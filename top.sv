==> flow/design.v <==
module DeBounce (
	input i_button,
	input i_clk,
	input i_rst,
	output o_output_n
);
enum {WAIT_LOW, SET_OUT, WAIT_HIGH} State, Next;
always_ff @(posedge i_clk, negedge i_rst) begin
	if (!i_rst) begin
		State <= WAIT_LOW;
	end
	else begin
		State <= Next;
	end
end
always_comb begin
	Next = State;
	unique case (State)
		WAIT_LOW: begin
			o_output_n = 1'b1;
			if (!i_button) begin
				Next = SET_OUT;
			end
			else begin
				Next = Next;
			end
		end
		SET_OUT: begin
			o_output_n = 1'b0;
			Next = WAIT_HIGH;
		end
		WAIT_HIGH: begin
			o_output_n = 1'b1;
			if (i_button) begin
				Next = WAIT_LOW;
			end
			else begin
				Next = Next;
			end
		end
	endcase
end
endmodule
module contador (
	input i_start,
	input [31:0] i_count_value,
	input i_clk,
	input i_rst_n,
	output o_end_count
);
enum {WAIT_START, COUNTING, END_TIME} State, Next;
reg [31:0] tempo_contagem;
always_ff @(posedge i_clk, negedge i_rst_n) begin
	if (!i_rst_n) begin
		State <= WAIT_START;
	end
	else begin
		State <= Next;
	end
end
always_comb begin
	Next = State;
	unique case (State)
		WAIT_START: begin
			if (i_start) begin
				Next = COUNTING;
			end
			else begin
				Next = Next;
			end
		end
		COUNTING: begin
			if (tempo_contagem != 0) begin
				Next = Next;
			end
			else begin
				Next = END_TIME;
			end
		end
		END_TIME: begin
			if (i_start) begin
				Next = Next;
			end
			else begin
				Next = WAIT_START;
			end
		end
	endcase
end
always @(posedge i_clk) begin
	unique case (State)
		WAIT_START: begin
			tempo_contagem = i_count_value;
			o_end_count = 1'b0;
		end
		COUNTING: begin
			tempo_contagem = tempo_contagem - 1'b1;
			o_end_count = 1'b0;
		end
		END_TIME: begin
			tempo_contagem = i_count_value;
			o_end_count = 1'b1;
		end
	endcase
end
endmodule
module maq_refri(
	input i_moeda_25,
	input i_moeda_50,
	input i_moeda_1,
	input i_clk,
	input i_rst,
	output logic o_led_S0,
	output logic o_led_S1,
	output logic o_led_S2,
	output logic o_led_S3,
	output logic o_led_S4,
	output logic o_led_S5,
	output logic o_led_S6,
	output logic o_led_S7,
	output logic o_led_S8
);
enum {S0, S1, S2, S3, S4, S5, S6, S7, S8} State, Next;
wire i_start_count;
wire [31:0] i_count_value = 32'h00FF_FFFF;
wire o_end_count;
contador mod_contador(i_start_count, i_count_value, i_clk, i_rst, o_end_count);
always_ff @(posedge i_clk, negedge i_rst) begin
	if (!i_rst) begin
		State <= S0;
	end
	else begin
		State <= Next;
	end
end
always_comb begin: set_states
	Next = State;
	unique case (State)
		S0: begin
			if (!i_moeda_25) begin
				Next = S1;
			end
			else if (!i_moeda_50) begin
				Next = S2;
			end
			else if (!i_moeda_1) begin
				Next = S3;
			end
			else begin
				Next = Next;
			end
		end
		S1: begin
			if (!i_moeda_25) begin
				Next = S2;
			end
			else if (!i_moeda_50) begin
				Next = S4;
			end
			else if (!i_moeda_1) begin
				Next = S5;
			end
			else begin
				Next = Next;
			end
		end
		S2: begin
			if (!i_moeda_25) begin
				Next = S4;
			end
			else if (!i_moeda_50) begin
				Next = S3;
			end
			else if (!i_moeda_1) begin
				Next = S6;
			end
			else begin
				Next = Next;
			end
		end
		S3: begin
			if (!i_moeda_25) begin
				Next = S5;
			end
			else if (!i_moeda_50) begin
				Next = S6;
			end
			else if (!i_moeda_1) begin
				Next = S8;
			end
			else begin
				Next = Next;
			end
		end
		S4: begin
			if (!i_moeda_25) begin
				Next = S3;
			end
			else if (!i_moeda_50) begin
				Next = S5;
			end
			else if (!i_moeda_1) begin
				Next = S7;
			end
			else begin
				Next = Next;
			end
		end
		S5: begin
			if (o_end_count == 1'b1) begin
				Next = S0;
			end
			else begin
				Next = Next;
			end
		end
		S6: begin
			if (o_end_count == 1'b1) begin
				Next = S0;
			end
			else begin
				Next = Next;
			end
		end
		S7: begin
			if (o_end_count == 1'b1) begin
				Next = S0;
			end
			else begin
				Next = Next;
			end
		end
		S8: begin
			if (o_end_count == 1'b1) begin
				Next = S0;
			end
			else begin
				Next = Next;
			end
		end
	endcase
end: set_states
always_comb begin: set_leds
	{o_led_S0, o_led_S1, o_led_S2, o_led_S3, o_led_S4, o_led_S5, o_led_S6, o_led_S7, o_led_S8} = 9'b000000000;
	unique case (State)
		S0: begin
			i_start_count = 1'b0;
			o_led_S0 = 1'b1;
		end
		S1: begin 
			i_start_count = 1'b0;
			o_led_S1 = 1'b1;
		end
		S2: begin
			i_start_count = 1'b0;
			o_led_S2 = 1'b1;
		end
		S3: begin 
			i_start_count = 1'b0;
			o_led_S3 = 1'b1;
		end
		S4: begin
			i_start_count = 1'b0;
			o_led_S4 = 1'b1;
		end
		S5: begin
			i_start_count = 1'b1;
			o_led_S5 = 1'b1;
		end
		S6: begin
			i_start_count = 1'b1;
			o_led_S6 = 1'b1;
		end
		S7: begin
			i_start_count = 1'b1;
			o_led_S7 = 1'b1;
		end
		S8: begin
			i_start_count = 1'b1;
			o_led_S8 = 1'b1;
		end
	endcase
end: set_leds
endmodule
module top (
	input i_moeda_25,
	input i_moeda_50,
	input i_moeda_1,
	input i_clk,
	input i_rst,
	output reg o_led_S0,
	output reg o_led_S1,
	output reg o_led_S2,
	output reg o_led_S3,
	output reg o_led_S4,
	output reg o_led_S5,
	output reg o_led_S6,
	output reg o_led_S7,
	output reg o_led_S8
);
wire i_button25;
wire i_button50;
wire i_button1;
maq_refri maquina (
	i_button25,
	i_button50,
	i_button1,
	i_clk,
	i_rst,
	o_led_S0,
	o_led_S1,
	o_led_S2,
	o_led_S3,
	o_led_S4,
	o_led_S5,
	o_led_S6,
	o_led_S7,
	o_led_S8
);
DeBounce debounce25 (
	i_moeda_25,
	i_clk,
	i_rst,
	i_button25
);
DeBounce debounce50 (
	i_moeda_50,
	i_clk,
	i_rst,
	i_button50
);
DeBounce debounce1 (
	i_moeda_1,
	i_clk,
	i_rst,
	i_button1
);
endmodule
# From RTL to reports: top

The steps from the RTL of top to its reports follow in flow order.
Lines are those of the file above, counted from 1.
Cell names lack the library's common part.
A cell with n/a has no value.

Top: top
Clock: i_clk
Cell library: sky130hd
Timing corner: tt_025C_1v80

# After elaboration

Source: Yosys, flattened and elaborated, memories not mapped. Widths are those after wreduce. Registers that Yosys merges into a memory's read port (data or address) are not register bits. Print and check cells do not count. Equal cells are merged and count once.
Memory sizes are those after Yosys's memory passes, which may raise the word count (mostly to a power of two), join words into wider ones and drop unused or constant bits.

Bits in registers: 193
Bits in writable memories: 0
Clocked read ports x word width: 0
Latch bits: 0
Memory bits (read-only): 160
Word-level cells: 94
Memories kept: 1

Memory list:

| name            | words | width | read ports | wr ports | RTL line | RTL |
| (no name shown) | 16    | 10    | 1          | 0        | 245      | `unique case (State)` |

Shifts and indexed selects: 0
Multipliers: 0
$lt $le $gt $ge: 0
Bitwise gates (word level): 0
Add/subtract/negate cells: 1
Divide/modulo/power cells: 0
Reductions and logical operators: 18
Equal/unequal tests: 31
Mux-type cells: 36

Operator list:

| kind                                                             | number |
| 32-bit two-way mux                                               | 25 |
| 32-bit case mux with 3-bit select                                | 4 |
| 32-bit by 2-bit == test with 1-bit output with constant B        | 6 |
| 32-bit case mux with 6-bit select                                | 1 |
| 32-bit by 1-bit == test with 1-bit output with constant B        | 5 |
| 32-bit logical NOT                                               | 5 |
| 32-bit by 3-bit == test with 1-bit output with constant B        | 4 |
| 32-bit case mux with 2-bit select                                | 1 |
| 32-bit by 1-bit subtractor with 32-bit output with constant B    | 1 |
| 32-bit by 4-bit == test with 1-bit output with constant B        | 1 |
| 32-bit nonzero test                                              | 1 |
| 28-bit logical NOT                                               | 1 |
| 4-bit inequality test with constant B                            | 5 |
| 2-bit inequality test with constant B                            | 8 |
| 2-bit OR reduction                                               | 5 |
| 10-bit two-way mux                                               | 1 |
| 1-bit case mux with 2-bit select                                 | 4 |
| 2-bit AND reduction                                              | 3 |
| 6-bit AND reduction                                              | 1 |
| 2-bit by 1-bit inequality test with 1-bit output with constant B | 2 |
| 4-bit OR reduction                                               | 1 |
| 3-bit AND reduction                                              | 1 |

# Logic depth

Depth = most cells in a row (Yosys ltp): at word level without a register or memory, in the mapped netlist without a sequential cell, where the memories' decode and read muxes count.

Depth in word-level cells: 7
ABC_AREA: 0
Depth in mapped cells: 7
Mapped depth without buffers: 6

# Mapped cells and area

The flow's flattened synthesis, as Yosys stat reports it; memories are mapped. The netlist is that of the ABC_AREA named above (0 if unset); the other value can give another one.

Mapped area: 0.0023548 mm2
Flip-flops: 49
Mapped cells: 262
Buffers: 10

Cell types:

| type    | number |
| dfxtp_1 | 33 |
| dfrtp_1 | 12 |
| dfstp_2 | 4 |
| o31ai_1 | 13 |
| nand2_1 | 22 |
| or4_1   | 11 |
| nor2_1  | 21 |
| nand3_1 | 13 |
| or3_1   | 8 |
| a21oi_1 | 9 |
| nor3_1  | 9 |
| o21ai_0 | 9 |
| xnor2_1 | 5 |
| xor2_1  | 5 |
| nand4_1 | 6 |
| nor4_1  | 6 |
| inv_1   | 9 |
| nor2b_1 | 5 |

Not listed: further types 32, cells in them 62.
By module: a second synthesis without flattening, with its own total; a netlist apart from the flattened one above.

Cell total of the unflattened synthesis: 309
Area (unflattened synthesis): 0.0025912 mm2

Each row is one instance without its submodules.

By module:

| module    | instances | cells | area (mm2) |
| contador  | 1         | 214   | 0.0017867 |
| maq_refri | 1         | 71    | 0.0004705 |
| DeBounce  | 3         | 8     | 0.0001114 |
| top       | 1         | 0     | 0 |

# Worst setup path after synthesis

Source: OpenSTA report_checks on the synthesized netlist (no wires, ideal clock, input and output delay 20% of the period each), path of least setup slack; recovery checks are left aside. Register names are those of the netlist, which keeps one name where synthesis merged equal registers.

Path type: register to register
From: register maquina.mod_contador.tempo_contagem[25]
To: register maquina.mod_contador.tempo_contagem[31]
Arrival time: 1.912 ns
Setup time: 0.070 ns
Setup slack: 0.329 ns
Delay of the path: 1.982 ns
Clock period: 2.31 ns
Path buffers: 0
Required time: 2.240 ns
Stages: 5
Synthesis period reached: 1.981 ns

"delay of the path" = arrival - input delay + setup time.
"stages" counts driving pins, that of a launching flip-flop among them; a cell with two outputs on the path counts twice.
"synthesis period reached" = period - worst setup slack (recovery checks aside). The figure is calculated, with input and output delays left at 20% of the set period.
The rows between start and end are the longest chain of elaborated cells between them; the timing report does not say that the signal goes this way. Where chains are equally long, one stands for them.
Each line given opens the expression or statement behind the cell; cells for indexed reads and writes are added by Yosys, which also makes memories of some case tables.
At most two assigning lines are given for a register; there are more.

Cell sequence: dfxtp_1 > or4_4 > or4_4 > or4_1 > a21oi_1
Length of the longest elaborated chain: 2

RTL lines, path after synthesis:

| item                                          | RTL line | RTL |
| start: declaration                            | 52       | `reg [31:0] tempo_contagem;` |
| start: assignment                             | 93       | `tempo_contagem = i_count_value;` |
| start: assignment                             | 97       | `tempo_contagem = tempo_contagem - 1'b1;` |
| 32-bit by 1-bit subtractor with 32-bit output | 97       |  |
| 32-bit case mux with 2-bit select             | 91       | `unique case (State)` |
| end: assignment                               | 93       |  |
| end: assignment                               | 97       |  |
| end: declaration                              | 52       |  |

# Path in the finished layout

Path of least setup slack in the final report of record 1 (OpenROAD, finished layout, wires in). Where an end is a register, its clock arrival counts in the times.

Path type: register to output
From: register maquina.State[1]
To: output o_led_S0
Setup slack: 0.23 ns
Path buffers: 1
Arrival time: 1.94 ns
Stages: 4
Clock period: 2.71 ns
Output delay: 0.54 ns
Required time: 2.17 ns

The rows between start and end are the longest chain of elaborated cells between them; the timing report does not say that the signal goes this way. Where chains are equally long, one stands for them.
The chain passes a memory read, where the word-level depth is cut; so it can be longer than that depth.

Cell sequence: dfrtp_1 > or2_2 > nor3_1 > clkdlybuf4s50_1
Length of the longest elaborated chain: 2

RTL lines, path post-layout:

| item               | RTL line | RTL |
| start: declaration | 123      | `enum {S0, S1, S2, S3, S4, S5, S6, S7, S8} State, Next;` |
| start: assignment  | 130      | `State <= S0;` |
| start: assignment  | 133      | `State <= Next;` |
| memory 16 x 10 bit | 245      | `unique case (State)` |
| 10-bit two-way mux | 245      |  |
| end: declaration   | 291      | `output reg o_led_S0,` |

Hand-over note for top

top through Yosys and OpenROAD on sky130hd: 2 stored runs, unordered, with their settings and measured results. The constraints put input and output delay at 20% of the set period each and load the outputs with 0.01 pF.
"worst setup path time" is the time allowed to the run's worst setup path (the clock period less input and output delay, where it has them) less its slack. Clock arrival times count: a late capture clock shortens it, a late launch clock lengthens it.
"total power of the final layout" rests on the timing tool's default activity at the inputs, not on a simulated workload.
Settings: n/a = not set for that run.

| setting or result                                       | record 1           | record 2           |
| period_ns                                               | 2.71               | 3.32               |
| CORE_UTILIZATION                                        | 37                 | 40                 |
| SETUP_SLACK_MARGIN                                      | 0.03               | n/a                |
| PLACE_DENSITY_LB_ADDON                                  | 0.08               | n/a                |
| HOLD_SLACK_MARGIN                                       | 0.22               | n/a                |
| CORE_ASPECT_RATIO                                       | 1.0                | n/a                |
| CELL_PAD_IN_SITES_DETAIL_PLACEMENT                      | 2                  | n/a                |
| ABC_AREA                                                | 0                  | n/a                |
| CTS_CLUSTER_SIZE                                        | 100                | n/a                |
| CAP_MARGIN                                              | 35                 | 20                 |
| CORE_MARGIN                                             | 2                  | 2                  |
| SLEW_MARGIN                                             | 20                 | 20                 |
| Yosys chip area after synthesis (mm2)                   | 0.0023548          | 0.0023548          |
| die area (mm2)                                          | 0.0070182          | 0.0065165          |
| area of the standard cells in the finished layout (mm2) | 0.0026913          | 0.0026576          |
| worst setup slack after layout (ns)                     | 0.228              | 0.780              |
| total negative setup slack (ns)                         | 0.000              | 0.000              |
| worst hold slack (ns)                                   | 0.423              | 0.420              |
| total power of the final layout (mW)                    | 1.770              | 1.482              |
| worst setup path time (ns)                              | 1.94               | 1.88               |
| critical path type                                      | register to output | register to output |

End of note.
